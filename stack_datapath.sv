==> flow/design.v <==
`timescale 1ns/1ns
module stack8_6(input clk,rst,sld_en,serase,input [5:0]stack_in,output logic [5:0]stack_out);
logic [2:0] index;
logic [5:0] temp[0:7];
logic stack_full,stack_empty;
always @ (posedge clk)begin
	if (rst==1)begin
		stack_empty =1;
		index=3'b000;
		stack_full=0;
	end
	if(sld_en == 1 && stack_full==0)begin
		stack_empty <=0;
		index=index+1;
    		temp[index] <= stack_in;
    		if (index==3'b111) stack_full<=1;
  	end
	else if(serase == 1 && 1)begin
		stack_full <=0;
    		stack_out <= temp[index]; 
   		index=index-1;
		if (index==3'b000) stack_empty<=1;
  	end
end
endmodule
* Tool chain data of stack8_6
Tool output for the design above, in the order of the flow.
Line numbers count from 1 in the design file above.
Operators: Yosys type, input widths -> output width; for muxes data width and select width s.
Library cell names are shortened.
A cell with n/a has no value.
- Top module :: stack8_6
- Clock port :: clk
- Standard-cell library :: sky130hd
- Corner :: tt_025C_1v80

* Word level
Counts by Yosys on the flattened word-level netlist (proc, flatten, opt, wreduce; memories kept). Register bits leave out memories and registers merged into their read ports (data or address); mux counts leave out enables and synchronous resets folded into registers. Print and check cells are left out. Cells with the same type and inputs are merged into one.
Memory sizes are those after Yosys's memory passes, which may raise the word count (mostly to a power of two), join words into wider ones and drop unused or constant bits.
- Output and inout bits :: 6
- Bits of input ports :: 10
- Register bits after elaboration :: 4
- Word width x clocked read ports :: 6
- RAM bits :: 48
- Memories kept :: 1
- Equal/unequal tests :: 1
- Muxes and demuxes :: 10
- Reduce/logical cells :: 3
- Bitwise operators :: 2
- Add/subtract/negate cells :: 2
** Memories
- temp :: depth 8, bits a word 6, read ports 1, write ports 1, line 4 : logic [5:0] temp[0:7];
** Operators by type and width (count)
- $logic_and 1x32->1 const B :: 1
- $mux 3 :: 4
- $mux 6 :: 1
- $mux 1 :: 5
- $add 3x1->3 const B :: 1
- $sub 3x1->3 const B :: 1
- $eq 3x3->1 const B :: 1
- $not 1->1 :: 2
- $reduce_and 2->1 :: 1
- $logic_and 1x1->1 :: 1

* Longest topological paths
Yosys ltp: most cells in a row. Word level: on the elaborated netlist, between registers, memories and ports. Mapped: between sequential cells and ports; inverters and the memories' decode and read muxes count.
- Word-level depth :: 5
- ABC_AREA :: 0
- Gate-level depth with buffers :: 8
- Depth with buffers taken out :: 7

* Mapped cells and area
Source: synth_stat.txt of the flow (Yosys; design flattened, memories mapped). It holds for the ABC_AREA given above (unset counts as 0); a run with the other value may have another netlist.
- Synthesis area :: 0.0024236 sq mm
- Mapped cells :: 162
- Sequential area :: 0.0017016 sq mm
- Flip-flops :: 58
- Buffers :: 8
** Cell types
- edfxtp_1 :: count 54, area in all 1.62E+03 sq um
- dfxtp_1 :: count 4, area in all 80.077 sq um
- mux2i_1 :: count 8, area in all 80.077 sq um
- nor2_1 :: count 20, area in all 75.072 sq um
- mux4_2 :: count 3, area in all 67.565 sq um
- a21oi_1 :: count 8, area in all 40.038 sq um
- a221oi_2 :: count 2, area in all 30.029 sq um
- nand2_1 :: count 8, area in all 30.029 sq um
- nand2b_1 :: count 4, area in all 25.024 sq um
- nor2b_1 :: count 4, area in all 25.024 sq um
- buf_6 :: count 2, area in all 22.522 sq um
- mux2_2 :: count 2, area in all 22.522 sq um
- buf_2 :: count 4, area in all 20.019 sq um
- a221oi_1 :: count 2, area in all 17.517 sq um
- a311oi_1 :: count 2, area in all 17.517 sq um
- xor2_1 :: count 2, area in all 17.517 sq um
- o21ai_4 :: count 1, area in all 16.266 sq um
- a22oi_1 :: count 2, area in all 15.014 sq um
Not listed: further types 24, cells in them 30.

* Worst setup path after synthesis
Source: OpenSTA report_checks on the synthesized netlist (no wires, ideal clock, input and output delay 20% of the period each), path of least setup slack; recovery checks are left aside. Register names are those of the netlist, which keeps one name where synthesis merged equal registers.
- Kind :: in2reg
- Start :: input rst
- End :: memory temp[3][0]
- Required time :: 1.630 ns
- Launch time at the first pin :: 0.396 ns
- Data arrival time :: 1.505 ns
- Path delay :: 1.459 ns
- Library setup time :: 0.350 ns
- Slack :: 0.125 ns
- Period :: 1.98 ns
- Stages :: 6
- Synthesis period reached :: 1.855 ns
"path delay" is the arrival time less input delay plus setup time.
"stages": output pins that drive a net of the path, with the launching flip-flop's if there is one; two outputs of one cell count as two.
"synthesis period reached" is the clock period less the worst setup slack; recovery checks do not enter. This is arithmetic on one report: input and output delays are still those of the set period (20% each).
Between the ends stands the longest chain of elaborated cells between them, by number of cells; it is not shown to be the way that was timed. Of several equally long chains one is given.
A line is the first line of the expression or statement that the cell stems from. Yosys adds cells for indexed reads and writes and turns some case tables into memories.
Only ways into the end's enable, where the timed path ends, are counted here.
- Cell sequence :: buf_2 > nor2b_1 > inv_2 > ha_1 > o211ai_1 > nor2_1
- Cells in the longest elaborated chain :: 4
** RTL lines, path after synthesis
- start: declaration :: line 2 : module stack8_6(input clk,rst,sld_en,serase,input [5:0]stack_in,output logic [5:0]stack_out);
- $mux 1 :: line 7 : if (rst==1)begin
- $not 1->1 :: line 12 : if(sld_en == 1 && stack_full==0)begin
- $logic_and 1x1->1 :: line 12
- $mux 3 :: line 12
- end: declaration :: line 4 : logic [5:0] temp[0:7];

* Timing after layout
From the final timing report of flow run 1: the path of least setup slack in the routed layout; clock arrival at registers is part of the times.
- Kind :: in2reg
- Start :: input rst
- End :: memory temp[7][1]
- Launch time at the first pin :: 0.40 ns
- Required time :: 2.04 ns
- Data arrival time :: 1.87 ns
- Period :: 2.0 ns
- Slack :: 0.17 ns
- Library setup time :: 0.29 ns
- Stages :: 7
Between the ends stands the longest chain of elaborated cells between them, by number of cells; it is not shown to be the way that was timed. Of several equally long chains one is given.
Only ways into the end's enable, where the timed path ends, are counted here.
- Cell sequence :: clkdlybuf4s50_1 > nor2b_1 > inv_2 > ha_1 > o211ai_1 > nor2_1 > buf_4
- Cells in the longest elaborated chain :: 4
** RTL lines, path post-layout
- start: declaration :: line 2 : module stack8_6(input clk,rst,sld_en,serase,input [5:0]stack_in,output logic [5:0]stack_out);
- $mux 1 :: line 7 : if (rst==1)begin
- $not 1->1 :: line 12 : if(sld_en == 1 && stack_full==0)begin
- $logic_and 1x1->1 :: line 12
- $mux 3 :: line 12
- end: declaration :: line 4 : logic [5:0] temp[0:7];

==> results <==
Record of 2 stored runs of the RTL-to-layout flow on stack8_6, platform sky130hd. The runs are unordered. Constraints: input delay and output delay 20% of the set period each, output load 0.01 pF.
"achieved period": clock period set for the run, less the worst setup slack. It is reckoned from that one timing run; input and output delays stay at 20% of the period that was set.
"worst setup path time" is the time allowed to the run's worst setup path (the clock period less input and output delay, where it has them) less its slack. Clock arrival times count: a late capture clock shortens it, a late launch clock lengthens it.
"total design power" is the tool's figure for a default switching activity; nothing was simulated.

* Flow run 1
** Files
==> flow/run.sh <==
#!/bin/bash
# the make line also repeats the synthesis and layout settings of config.mk as NAME=value (left out here)
make -C /OpenROAD-flow-scripts/flow DESIGN_CONFIG=/design/flow/config.mk WORK_HOME=/design/flow/orfs CLKGATE_MAP_FILE= finish
==> flow/config.mk <==
export PLATFORM = sky130hd
export DESIGN_NAME = stack8_6
export DESIGN_NICKNAME = stack8_6
export VERILOG_FILES = /design/flow/design.v
export SDC_FILE = /design/flow/constraint.sdc
export NUM_CORES = 4
export LEC_CHECK = 0
export ABC_AREA = 0
export CAP_MARGIN = 20
export CORE_MARGIN = 10
export CORE_UTILIZATION = 26
export CTS_CLUSTER_DIAMETER = 313
export CTS_CLUSTER_SIZE = 20
export GPL_ROUTABILITY_DRIVEN = 1
export GPL_TIMING_DRIVEN = 1
export PLACE_DENSITY_LB_ADDON = 0.0
export SETUP_SLACK_MARGIN = -0.09
export SLEW_MARGIN = 20
==> flow/constraint.sdc <==
create_clock -name core_clock -period 2.0 [get_ports {clk}]
set_input_delay 0.4000 -clock core_clock [delete_from_list [all_inputs] [get_ports {clk}]]
set_output_delay 0.4000 -clock core_clock [all_outputs]
set_load 0.01 [all_outputs]
** Results
- Post-synthesis cell area :: 0.0024236 sq mm
- Full die area :: 0.0135827 sq mm
- Final utilization :: 33.8%
- Worst hold slack in the final report :: 0.592 ns
- Achieved period :: 1.825 ns
- Setup slack of the worst path :: 0.175 ns
- Worst setup path time :: 1.43 ns
- Kind of the worst setup path :: in2reg
- Total negative slack :: 0.000 ns
- Standard-cell area after routing :: 0.0030942 sq mm
- Total design power :: 3,162 µW

* Flow run 2
** Files
==> flow/run.sh <==
#!/bin/bash
# the make line also repeats the synthesis and layout settings of config.mk as NAME=value (left out here)
make -C /OpenROAD-flow-scripts/flow DESIGN_CONFIG=/design/flow/config.mk WORK_HOME=/design/flow/orfs CLKGATE_MAP_FILE= finish
==> flow/config.mk <==
export PLATFORM = sky130hd
export DESIGN_NAME = stack8_6
export DESIGN_NICKNAME = stack8_6
export VERILOG_FILES = /design/flow/design.v
export SDC_FILE = /design/flow/constraint.sdc
export NUM_CORES = 4
export LEC_CHECK = 0
export CAP_MARGIN = 20
export CORE_MARGIN = 2
export CORE_UTILIZATION = 40
export SLEW_MARGIN = 20
==> flow/constraint.sdc <==
create_clock -name core_clock -period 3.12 [get_ports {clk}]
set_input_delay 0.6240 -clock core_clock [delete_from_list [all_inputs] [get_ports {clk}]]
set_output_delay 0.6240 -clock core_clock [all_outputs]
set_load 0.01 [all_outputs]
** Results
- Post-synthesis cell area :: 0.0024236 sq mm
- Standard-cell area after routing :: 0.0028039 sq mm
- Total design power :: 1,762 µW
- Total negative slack :: 0.000 ns
- Full die area :: 0.0066978 sq mm
- Setup slack of the worst path :: 0.681 ns
- Worst hold slack in the final report :: 0.576 ns
- Achieved period :: 2.439 ns
- Final utilization :: 47.6%
- Worst setup path time :: 1.81 ns
- Kind of the worst setup path :: in2reg
