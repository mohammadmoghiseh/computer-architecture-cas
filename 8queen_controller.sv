==> flow/design.v <==
module eight_queen_fsm (
	input logic [2:0]clm_counter,
    	input logic clk,
    	input logic start,
    	input logic safe_or_not,
    	input logic clm_counter_carry,
    	input logic row_counter_carry,
    	input logic ccarry,
	output logic rst,
    	output logic rld_en,
    	output logic row_rst,
    	output logic update,
    	output logic fill_erase,
    	output logic up_count_en,
    	output logic down_count_en,
    	output logic sld_en,
    	output logic serase,
    	output logic ccount_rst,
    	output logic ccount_en,
    	output logic done,
	output logic rcount_en,
	output logic mld_en
);
	parameter [3:0] IDLE=4'd0, INITIAL=4'd1, CHECK=4'd2,NOT_SAFE=4'd3, MEM_UPD=4'd4, NEXT_ROW=4'd5,COUNTER_UPDATE=4'd6, WAIT_1=4'd7, DONE=4'd8,SORT=4'd9, BACKTRACK=4'd10, S_DELETE=4'd11,BOARD_ERASE=4'd12, ROW_INC=4'd13, RC_UPDATE=4'd14,WAIT_2=4'd15;
    logic [3:0] state, next_state;
    always @(posedge clk ) begin
            state <= next_state;
    end
    always @(*) begin
        rld_en = 0;
        row_rst = 0;
        update = 0;
        fill_erase = 0;
        up_count_en = 0;
        down_count_en = 0;
        sld_en = 0;
        serase = 0;
        ccount_rst = 0;
        ccount_en = 0;
        done = 0;
	rst =0 ;
	rcount_en=0;
	mld_en=0;
        case (state)
            IDLE: begin
                if (start)
                    next_state = INITIAL;
                else
                    next_state = IDLE;
            end
            INITIAL: begin
                row_rst = 1;
		rst =1;
                next_state = CHECK;
            end
            CHECK: begin
                if (safe_or_not)
                    next_state = MEM_UPD;
                else
                    next_state = NOT_SAFE;
            end
            NOT_SAFE: begin
                if (row_counter_carry)
                    next_state = BACKTRACK;
                else
                    next_state = NEXT_ROW;
            end
            MEM_UPD: begin
                sld_en = 1;
                update = 1;
                fill_erase = 1;
                next_state = COUNTER_UPDATE;
            end
            NEXT_ROW: begin
                rcount_en = 1;
                next_state = CHECK;
            end
            COUNTER_UPDATE: begin
		row_rst=1;
		up_count_en=1;
                next_state = WAIT_1;
            end
            WAIT_1: begin
                if (clm_counter==3'b000)
                    next_state = DONE;
                else
                    next_state = CHECK;
            end
            DONE: begin
                done = 1;
                ccount_rst = 1;
                next_state = SORT;
            end
            SORT: begin
                ccount_en = 1;
                if (ccarry)
                    next_state = WAIT_2;
                else
                    next_state = SORT;
            end
            BACKTRACK: begin
                serase = 1;
                next_state = S_DELETE;
            end
            S_DELETE: begin
		mld_en = 1;
                next_state = RC_UPDATE;
            end
            BOARD_ERASE: begin
                fill_erase = 0;
                update = 1;
                if (row_counter_carry==1) 
			next_state = BACKTRACK;
		else
			next_state = ROW_INC;
            end
            ROW_INC: begin
                rcount_en = 1;
                next_state = CHECK;
            end
            RC_UPDATE: begin
                down_count_en = 1;
                rld_en = 1;
                next_state = BOARD_ERASE;
            end
            WAIT_2: begin
            	next_state = IDLE;
            end
            default: next_state = IDLE;
        endcase
    end
endmodule
# Reports on eight_queen_fsm
# Tool output for the design above, in the order of the flow.
# Line numbers count from 1 in the design file above.
# Operators carry their Yosys type and port widths (W data, S select, Z words).
# Cell names lack the library's common part.
# Not given: -
# setup
design	eight_queen_fsm
clock	clk
lib	sky130hd
pvt_corner	tt_025C_1v80

# After elaboration
# Yosys after proc, flatten, opt, wreduce and memory -nomap, before mapping. Enables and synchronous resets that opt folds into registers are not counted as muxes. Memory bits, and registers merged into a memory's read port (data or address), are not among the register bits. Print and check cells are not counted. Equal cells are merged and count once.
# classes
eq_ne	15
mux	18
n_reduce_logical	17
# op_table
cell	count
$reduce_or A15 Y1	8
$pmux W4 S14	1
$reduce_or A14 Y1	3
$eq A4 B4 Y1 const B	8
$pmux W1 S2	11
$eq A4 B3 Y1 const B	4
$mux W3	3
$eq A4 B2 Y1 const B	2
$mux W4	2
$reduce_or A2 Y1	3
$eq A4 B1 Y1 const B	1
$logic_not A4 Y1	1
$logic_not A3 Y1	1
$reduce_or A3 Y1	1
$mux W1	1
# bits
ff_bits	4
input_bits	9
output_inout_bits	14
elab_cells	51

# Logic depth
# Depth = most cells in a row (Yosys ltp): at word level without a register or memory, in the mapped netlist without a sequential cell, where the memories' decode and read muxes count.
# logic_depth
depth_word	3
abc_area	1
mapped_depth	7
ltp_nobuf	7

# After synthesis
# Source: synth_stat.txt of the flow (Yosys; design flattened, memories mapped). It holds for the ABC_AREA given above (unset counts as 0); a run with the other value may have another netlist.
# The area totals of this step are shown rounded.
# synth_totals
mapped_cells	82
mapped_area_um2	414.1
seq_area_um2	80.1
flip_flops	4
n_buf	3
# types
cell_type	count	area_total_um2
nand2_1	23	86.333
dfxtp_1	4	80.077
nand3_1	13	65.062
inv_1	17	63.811
nor2_1	14	52.55
nor2_2	4	25.024
buf_4	3	22.522
inv_2	2	7.507
nand2_2	1	6.256
o21ai_0	1	5.005

# Worst setup path after synthesis
# Source: OpenSTA report_checks on the synthesized netlist (no wires, ideal clock, input and output delay 20% of the period each), path of least setup slack; recovery checks are left aside. Register names are those of the netlist, which keeps one name where synthesis merged equal registers.
# synth_path
path_type	flip-flop to output port
from	register state[0]
to	output done
tclk_ns	1.49
output_delay_ns	0.298
t_first_pin_ns	0.000
t_arrival_ns	0.981
required_ns	1.192
path_slack_ns	0.211
delay_ns	0.981
driving_pins	5
n_path_buf	1
period_less_setup_slack_ns	1.279
# "delay_ns" is the arrival time less input delay plus setup time.
# A path that ends at an output port has no setup time.
# "driving_pins": output pins that drive a net of the path, with the launching flip-flop's if there is one; two outputs of one cell count as two.
# "period_less_setup_slack_ns" = period - worst setup slack (recovery checks aside). The figure is calculated, with input and output delays left at 20% of the set period.
# Between the ends stands the longest chain of elaborated cells between them, by number of cells; it is not shown to be the way that was timed. Of several equally long chains one is given.
# Each line given opens the expression or statement behind the cell; cells for indexed reads and writes are added by Yosys, which also makes memories of some case tables.
# synth_via
path_cell_list	dfxtp_1 -> nor2_1 -> inv_1 -> nor2_1 -> buf_4
elab_chain_len	3
cells_between	18
cone_lines	1
cone_classes	eq/ne (15); mux (1); reduce/logical (2)
# synth_rtl
item	line_no	text
start, declared	25	logic [3:0] state, next_state;
start, assigned	27	state <= next_state;
$eq A4 B4 Y1	44	case (state)
$reduce_or A15 Y1	-
$pmux W1 S2	44
end, declared	20	output logic done,
# Some nets on the timed path still bear RTL names; the line given drives or declares the net.
# synth_named_nets
signal	line_no
ccount_rst	44

Ticket comment

Settings of 2 stored flow runs for module eight_queen_fsm (sky130hd), not sorted in any way. The constraints put input and output delay at 20% of the set period each and load the outputs with 0.01 pF.

Run 1, flow files:
==> flow/run.sh <==
#!/bin/bash
# the make line also repeats the synthesis and layout settings of config.mk as NAME=value (left out here)
make -C /OpenROAD-flow-scripts/flow DESIGN_CONFIG=/design/flow/config.mk WORK_HOME=/design/flow/orfs CLKGATE_MAP_FILE= finish
==> flow/config.mk <==
export PLATFORM = sky130hd
export DESIGN_NAME = eight_queen_fsm
export DESIGN_NICKNAME = eight_queen_fsm
export VERILOG_FILES = /design/flow/design.v
export SDC_FILE = /design/flow/constraint.sdc
export NUM_CORES = 4
export LEC_CHECK = 0
export ABC_AREA = 1
export CAP_MARGIN = 5
export CORE_ASPECT_RATIO = 1.83
export CORE_MARGIN = 7
export CORE_UTILIZATION = 71
export CTS_CLUSTER_DIAMETER = 392
export MAX_ROUTING_LAYER = met4
export PLACE_DENSITY_LB_ADDON = 0.0
export SLEW_MARGIN = 35
export TNS_END_PERCENT = 90
==> flow/constraint.sdc <==
create_clock -name core_clock -period 1.2 [get_ports {clk}]
set_input_delay 0.2400 -clock core_clock [delete_from_list [all_inputs] [get_ports {clk}]]
set_output_delay 0.2400 -clock core_clock [all_outputs]
set_load 0.01 [all_outputs]

Run 1: unfinished; error PDN-0185 in floorplanning

Run 2, flow files:
==> flow/run.sh <==
#!/bin/bash
# the make line also repeats the synthesis and layout settings of config.mk as NAME=value (left out here)
make -C /OpenROAD-flow-scripts/flow DESIGN_CONFIG=/design/flow/config.mk WORK_HOME=/design/flow/orfs CLKGATE_MAP_FILE= finish
==> flow/config.mk <==
export PLATFORM = sky130hd
export DESIGN_NAME = eight_queen_fsm
export DESIGN_NICKNAME = eight_queen_fsm
export VERILOG_FILES = /design/flow/design.v
export SDC_FILE = /design/flow/constraint.sdc
export NUM_CORES = 4
export LEC_CHECK = 0
export CAP_MARGIN = 10
export CORE_ASPECT_RATIO = 1.66
export CORE_MARGIN = 2
export CORE_UTILIZATION = 60
export GPL_ROUTABILITY_DRIVEN = 1
export MAX_ROUTING_LAYER = met4
export MIN_ROUTING_LAYER = met1
export PLACE_DENSITY_LB_ADDON = 0.12
export SLEW_MARGIN = 20
export TNS_END_PERCENT = 80
==> flow/constraint.sdc <==
create_clock -name core_clock -period 1.29 [get_ports {clk}]
set_input_delay 0.2580 -clock core_clock [delete_from_list [all_inputs] [get_ports {clk}]]
set_output_delay 0.2580 -clock core_clock [all_outputs]
set_load 0.01 [all_outputs]

Run 2: unfinished; error PDN-0185 in floorplanning
